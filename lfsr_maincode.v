==> flow/design.v <==
module lfsr_16(out,enable,clk,reset);
output [3:0] out;
reg [3:0] d0,d1,d2,d3,d4,d5,d6,d7,d8,d9,d10,d11,d12,d13,d14,d15;
integer i;
assign out=d15;
assign out1=d5; 
input enable, clk, reset;
wire feedback;
assign feedback =d2^d3;
always @(posedge clk)
if (reset) 
begin 
  d0 <= 4'hD; 
  d1 <= 4'hA;
  d2 <= 4'h2;
  d3 <= 4'h1;
  d4 <= 4'h4;
  d5 <= 4'h5;
  d6 <= 4'hB;
  d7 <= 4'hA;
  d8 <= 4'h2;
  d9 <= 4'h1; 
  d10 <= 4'hC;
  d11 <= 4'hE;
  d12 <= 4'h2;
  d13 <= 4'h5;
  d14 <= 4'h6;
  d15 <= 4'hA;
end
else if (enable)
begin
  d15<=d14;
  d14<=d13;
  d13<=d12;
  d12<=d11;
  d11<=d10;
  d10<=d9;
  d9<=d8;
  d8<=d7;
  d7<=d6;
  d6<=d5;
  d5<=d4;
  d4<=d3;  
  d3<=d2;
  d2<=d1;
  d1<=d0;
  d0<=feedback; 
end
endmodule 
Step by step through the tools: lfsr_16 --
What the tools print for lfsr_16, step after step. Lines are those of the file above, counted from 1. Cell names lack the library's common part. Not given: n/a
Design: top module lfsr_16, clock input clk, standard-cell library sky130hd, timing corner tt_025C_1v80

Word level --
Yosys after proc, flatten, opt, wreduce and memory -nomap, before mapping. Enables and synchronous resets that opt folds into registers are not counted as muxes. Memory bits, and registers merged into a memory's read port (data or address), are not among the register bits. Print and check cells are not counted. Equal cells are merged and count once.
Bit counts: output and inout port bits 4, input bits 3, elaborated cells 17, register bits 63
Cells by class: bitwise logic cells 1
Operators by type and width (count):
- 1-bit XOR | 1

Depth --
Yosys ltp: most cells in a row. Word level: on the elaborated netlist, between registers, memories and ports. Mapped: between sequential cells and ports; inverters and the memories' decode and read muxes count.
Depth: depth in word-level cells 1, ABC_AREA 0, mapped depth 5, mapped depth without buffers 2

Mapped cells and area --
Source: synth_stat.txt of the flow (Yosys; design flattened, memories mapped). It holds for the ABC_AREA given above (unset counts as 0); a run with the other value may have another netlist.
Mapped netlist: buffers 13, sequential area 1141.1 sq um, mapped cells 186, mapped flip-flops 57, synthesis area 2026.9 sq um
Cells by type:
- dfxtp_1 | count 57, area in all 1.14E+03 sq um
- mux2i_1 | count 55, area in all 550.528 sq um
- nor2_1 | count 31, area in all 116.362 sq um
- nand2_1 | count 24, area in all 90.086 sq um
- buf_6 | count 3, area in all 33.782 sq um
- buf_4 | count 3, area in all 22.522 sq um
- buf_8 | count 1, area in all 15.014 sq um
- clkbuf_1 | count 4, area in all 15.014 sq um
- buf_2 | count 2, area in all 10.01 sq um
- xnor2_1 | count 1, area in all 8.758 sq um
- a31oi_1 | count 1, area in all 6.256 sq um
- nor3_1 | count 1, area in all 5.005 sq um
- o21ai_0 | count 1, area in all 5.005 sq um
- clkinv_1 | count 1, area in all 3.754 sq um
- inv_1 | count 1, area in all 3.754 sq um

Timing after synthesis --
Path of least setup slack by OpenSTA after synthesis, without wires, with an ideal clock, recovery checks aside; 20% of the period is set as input and as output delay. Where synthesis merged equal registers, the netlist keeps one of their names.
Timing post-synthesis: path type input to register, start input enable, end register d10[2], path delay 0.737 ns, buffers on the path 3, clock period 1.01 ns, arrival time 0.810 ns, required time 0.881 ns, launch time at the first pin 0.202 ns, library setup time 0.129 ns, stages on the path 5, slack 0.070 ns, external input delay 0.202 ns, period reached after synthesis 0.94 ns
"path delay" = arrival - input delay + setup time. "stages on the path": output pins that drive a net of the path, with the launching flip-flop's if there is one; two outputs of one cell count as two. "period reached after synthesis" = period - worst setup slack (recovery checks aside). The figure is calculated, with input and output delays left at 20% of the set period.
On the way, post-synthesis: cells stage by stage buf_6 > buf_8 > buf_6 > mux2i_1 > nand2_1
RTL lines, path post-synthesis:
- start, declared | RTL line 7 | input enable, clk, reset;
- end, assigned | RTL line 23 | d10 <= 4'hC;
- end, assigned | RTL line 37 | d10<=d9;
- end, declared | RTL line 3 | reg [3:0] d0,d1,d2,d3,d4,d5,d6,d7,d8,d9,d10,d11,d12,d13,d14,d15;
Chain of elaborated cells between the ends: none given.

Timing after layout --
From the final timing report of flow run A: the path of least setup slack in the routed layout; clock arrival at registers is part of the times.
Timing after layout: path type register to output, start register d15[1], end output out[1], clock period 0.682 ns, required time 0.55 ns, stages on the path 2, launch time at the first pin 0.31 ns, slack -0.21 ns, buffers on the path 1, arrival time 0.75 ns, external output delay 0.14 ns
On the way, after layout: cells stage by stage dfxtp_2 > buf_6, length of the longest elaborated chain 0, elaborated cells between the ends (all ways) 0, RTL lines with such cells 0
RTL lines, path after layout:
- start, declared | RTL line 3 | reg [3:0] d0,d1,d2,d3,d4,d5,d6,d7,d8,d9,d10,d11,d12,d13,d14,d15;
- start, assigned | RTL line 28 | d15 <= 4'hA;
- start, assigned | RTL line 32 | d15<=d14;
- end, declared | RTL line 2 | output [3:0] out;

FLOW RESULTS
============

Stored flow runs of lfsr_16 (2 of them; Yosys, OpenROAD, sky130hd). They differ in their settings and are not a sequence. Constraints: input delay and output delay 20% of the set period each, output load 0.01 pF.
"critical setup path time" is the time allowed to the run's worst setup path (the clock period less input and output delay, where it has them) less its slack. Clock arrival times count: a late capture clock shortens it, a late launch clock lengthens it.

[flow run A] flow files
==> flow/run.sh <==
#!/bin/bash
# the make line also repeats the synthesis and layout settings of config.mk as NAME=value (left out here)
make -C /OpenROAD-flow-scripts/flow DESIGN_CONFIG=/design/flow/config.mk WORK_HOME=/design/flow/orfs CLKGATE_MAP_FILE= finish
==> flow/config.mk <==
export PLATFORM = sky130hd
export DESIGN_NAME = lfsr_16
export DESIGN_NICKNAME = lfsr_16
export VERILOG_FILES = /design/flow/design.v
export SDC_FILE = /design/flow/constraint.sdc
export NUM_CORES = 4
export LEC_CHECK = 0
export CAP_MARGIN = 20
export CORE_MARGIN = 2
export CORE_UTILIZATION = 40
export SLEW_MARGIN = 20
==> flow/constraint.sdc <==
create_clock -name core_clock -period 0.682 [get_ports {clk}]
set_input_delay 0.1364 -clock core_clock [delete_from_list [all_inputs] [get_ports {clk}]]
set_output_delay 0.1364 -clock core_clock [all_outputs]
set_load 0.01 [all_outputs]

[flow run A] result: worst setup slack after layout -0.207 ns; die footprint 5652.8 sq um; chip area in the Yosys report 2026.9 sq um; critical setup path time 0.75 ns; critical path kind register to output; final utilization 0.499; sum of negative setup slack -1.099 ns

[flow run B] flow files
==> flow/run.sh <==
#!/bin/bash
# the make line also repeats the synthesis and layout settings of config.mk as NAME=value (left out here)
make -C /OpenROAD-flow-scripts/flow DESIGN_CONFIG=/design/flow/config.mk WORK_HOME=/design/flow/orfs CLKGATE_MAP_FILE= finish
==> flow/config.mk <==
export PLATFORM = sky130hd
export DESIGN_NAME = lfsr_16
export DESIGN_NICKNAME = lfsr_16
export VERILOG_FILES = /design/flow/design.v
export SDC_FILE = /design/flow/constraint.sdc
export NUM_CORES = 4
export LEC_CHECK = 0
export CAP_MARGIN = 20
export CELL_PAD_IN_SITES_GLOBAL_PLACEMENT = 3
export CORE_ASPECT_RATIO = 1.95
export CORE_MARGIN = 6
export CORE_UTILIZATION = 66
export PLACE_DENSITY_LB_ADDON = 0.19
export SETUP_SLACK_MARGIN = 0.18
export SLEW_MARGIN = 20
==> flow/constraint.sdc <==
create_clock -name core_clock -period 1.79 [get_ports {clk}]
set_input_delay 0.3580 -clock core_clock [delete_from_list [all_inputs] [get_ports {clk}]]
set_output_delay 0.3580 -clock core_clock [all_outputs]
set_load 0.01 [all_outputs]

[flow run B] result: no results, placement failed with FLW-0024
